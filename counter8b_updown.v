==> flow/design.v <==
module counter8b_updown(output reg[7:0] count, input clk,reset,dir);
  always@(posedge clk or posedge reset)begin
    if(reset)
      count<=8'b0;
    else
      case(dir)
        1:count<=count+1'b1;
        0:count<=count-1'b1;
        default:;
      endcase
  end
endmodule
## Step by step through the tools: counter8b_updown

Tool output for the design above, in the order of the flow.
Lines are those of the file above, counted from 1.
Not given: n/a

- Top module: counter8b_updown
- Clock port: clk
- Library: sky130hd
- Library corner: tt_025C_1v80

## Word-level counts

Yosys after proc, flatten, opt, wreduce and memory -nomap, before mapping. Enables and synchronous resets that opt folds into registers are not counted as muxes. Memory bits, and registers merged into a memory's read port (data or address), are not among the register bits. Print and check cells are not counted. Equal cells are merged and count once.

- Flip-flop bits (word level): 8
- Word-level cells: 5

- Add/subtract/negate cells: 2
- Muxes and demuxes: 1
- Bitwise logic cells: 1

Operators by type and width:

| kind | count |
|---|---|
| parallel mux 8 bit (select 2 bit) | 1 |
| adder 8 x 1 -> 8 bit (second input constant) | 1 |
| subtractor 8 x 1 -> 8 bit (second input constant) | 1 |
| NOT 1 bit | 1 |

## Depth

Depth = most cells in a row (Yosys ltp): at word level without a register or memory, in the mapped netlist without a sequential cell, where the memories' decode and read muxes count.

- Depth after elaboration: 2
- ABC_AREA: 0
- Gate-level depth with buffers: 6
- Depth with buffers taken out: 6

## Mapped cells and area

The flow's flattened synthesis, as Yosys stat reports it; memories are mapped. The netlist is that of the ABC_AREA named above (0 if unset); the other value can give another one.
The area totals of this step are shown rounded.

Cells by type:

| cell | count | area in all (µm²) |
|---|---|---|
| sky130_fd_sc_hd__dfrtp_1 | 8 | 200.192 |
| sky130_fd_sc_hd__ha_1 | 6 | 75.072 |
| sky130_fd_sc_hd__xnor2_1 | 5 | 43.792 |
| sky130_fd_sc_hd__a21oi_1 | 5 | 25.024 |
| sky130_fd_sc_hd__fa_1 | 1 | 20.019 |
| sky130_fd_sc_hd__a41oi_2 | 1 | 16.266 |
| sky130_fd_sc_hd__inv_1 | 4 | 15.014 |
| sky130_fd_sc_hd__a211oi_2 | 1 | 12.512 |
| sky130_fd_sc_hd__nand2_1 | 3 | 11.261 |
| sky130_fd_sc_hd__nor2_1 | 3 | 11.261 |
| sky130_fd_sc_hd__o21ai_0 | 2 | 10.01 |
| sky130_fd_sc_hd__xor2_1 | 1 | 8.758 |
| sky130_fd_sc_hd__a211oi_1 | 1 | 7.507 |
| sky130_fd_sc_hd__a21o_1 | 1 | 7.507 |
| sky130_fd_sc_hd__o211ai_1 | 1 | 7.507 |
| sky130_fd_sc_hd__o21bai_1 | 1 | 7.507 |
| sky130_fd_sc_hd__nor2b_1 | 1 | 6.256 |

- Mapped cells: 45
- Mapped area: 485 µm²
- Sequential part of the area: 200 µm²
- Flip-flop cells: 8
- Buffer cells: 0

## Timing after synthesis

Source: OpenSTA report_checks on the synthesized netlist (no wires, ideal clock, input and output delay 20% of the period each), path of least setup slack; recovery checks are left aside. Register names are those of the netlist, which keeps one name where synthesis merged equal registers.

- Path type: input -> register
- Start: input dir
- End: register count[7]
- Clock period: 3,290 ps
- Library setup time: 80 ps
- Time at the first pin: 658 ps
- Arrival: 1,726 ps
- Path slack: 1,484 ps
- Delay of the path: 1,148 ps
- Stages: 6
- Path buffers: 0
- Synthesis period reached: 1,806 ps

"delay of the path" = arrival - input delay + setup time.
"stages": output pins that drive a net of the path, with the launching flip-flop's if there is one; two outputs of one cell count as two.
"synthesis period reached" = period - worst setup slack (recovery checks aside). The figure is calculated, with input and output delays left at 20% of the set period.
The rows between start and end are the longest chain of elaborated cells between them; the timing report does not say that the signal goes this way. Where chains are equally long, one stands for them.
A line is the first line of the expression or statement that the cell stems from. Yosys adds cells for indexed reads and writes and turns some case tables into memories.
A register here has more assigning lines than the two given.

- Path through: sky130_fd_sc_hd__inv_1 > sky130_fd_sc_hd__ha_1 > sky130_fd_sc_hd__a211oi_2 > sky130_fd_sc_hd__nor2_1 > sky130_fd_sc_hd__a41oi_2 > sky130_fd_sc_hd__xnor2_1
- Cells in the longest elaborated chain: 2
- Elaborated cells between the ends (all ways): 2
- Source lines of those cells: 1

RTL lines, path after synthesis:

| what | RTL line | source |
|---|---|---|
| from (decl) | 1 | `module counter8b_updown(output reg[7:0] count, input clk,reset,dir);` |
| NOT 1 bit | 6 | `case(dir)` |
| parallel mux 8 bit (select 2 bit) | 6 |  |
| to (assign) | 7 | `1:count<=count+1'b1;` |
| to (assign) | 8 | `0:count<=count-1'b1;` |
| to (decl) | 1 |  |

## Worst path after layout

Path of least setup slack in the final report of flow run 2 (OpenROAD, finished layout, wires in). Where an end is a register, its clock arrival counts in the times.
The path's times are printed in steps of 10 ps; the period is the one set.

- Path type: register -> register
- Start: register count[1]
- End: register count[6]
- Clock period: 1,100 ps
- Library setup time: 70 ps
- Time at the first pin: 270 ps
- Arrival: 1,730 ps
- Path slack: -430 ps
- Stages: 6
- Path buffers: 0

The rows between start and end are the longest chain of elaborated cells between them; the timing report does not say that the signal goes this way. Where chains are equally long, one stands for them.
A register here has more assigning lines than the two given.

- Path through: sky130_fd_sc_hd__dfrtp_2 > sky130_fd_sc_hd__fa_2 > sky130_fd_sc_hd__a21oi_2 > sky130_fd_sc_hd__o211ai_1 > sky130_fd_sc_hd__a21oi_1 > sky130_fd_sc_hd__xnor2_1
- Cells in the longest elaborated chain: 2
- Elaborated cells between the ends (all ways): 3
- Source lines of those cells: 3

RTL lines, path post-layout:

| what | RTL line | source |
|---|---|---|
| from (decl) | 1 | `module counter8b_updown(output reg[7:0] count, input clk,reset,dir);` |
| from (assign) | 7 | `1:count<=count+1'b1;` |
| from (assign) | 8 | `0:count<=count-1'b1;` |
| subtractor 8 x 1 -> 8 bit | 8 |  |
| parallel mux 8 bit (select 2 bit) | 6 | `case(dir)` |
| to (assign) | 7 |  |
| to (assign) | 8 |  |
| to (decl) | 1 |  |

Hand-over note for counter8b_updown

Record of 2 stored runs of the RTL-to-layout flow on counter8b_updown, platform sky130hd. The runs are unordered. Constraints: input delay and output delay 20% of the set period each, output load 0.01 pF.
"reached clock period" is the run's clock period less its worst setup slack. It is reckoned from that one timing run; input and output delays stay at 20% of the period that was set.
"worst path time": the worst setup path's part of the clock period (all of it between registers, 20% less for each end at a port) less its slack. A launch clock that arrives late makes it longer, a capture clock that arrives late makes it shorter.
"worst path time" is known to 10 ps.
The measured numbers are rounded.
Among the settings, -- means not set for that run.
Among the results, -- means that no value is shown for the run.

| item | flow run 1 | flow run 2 |
|---|---|---|
| period_ns | 3.36 | 1.1 |
| CORE_UTILIZATION | 70 | 28 |
| SETUP_SLACK_MARGIN | -0.11 | 0.27 |
| PLACE_DENSITY_LB_ADDON | 0.27 | -- |
| CORE_ASPECT_RATIO | 1.16 | 2.0 |
| CORE_MARGIN | 2 | 2 |
| ABC_AREA | 1 | -- |
| GPL_ROUTABILITY_DRIVEN | 1 | -- |
| CTS_CLUSTER_DIAMETER | 71 | -- |
| SLEW_MARGIN | 20 | 20 |
| CAP_MARGIN | 20 | 20 |
| PLACE_DENSITY | -- | 0.75 |
| CELL_PAD_IN_SITES_DETAIL_PLACEMENT | -- | 2 |
| TNS_END_PERCENT | -- | 50 |
| GPL_TIMING_DRIVEN | -- | 0 |
| MIN_ROUTING_LAYER | -- | met1 |
| MAX_ROUTING_LAYER | -- | met5 |
| setup slack of the worst path (ps) | -- | -431 |
| worst path time (ps) | -- | 1,530 |
| worst setup path type | -- | register -> register |
| synthesized cell area (µm²) | -- | 485 |
| post-route utilization (%) | -- | 47.2 |
| final setup TNS (ps) | -- | -2,110 |
| reached clock period (ps) | -- | 1,531 |
| die area (µm²) | -- | 2,100 |

Flow run 1: no final report: floorplanning broke off with PDN-0185

End of note.
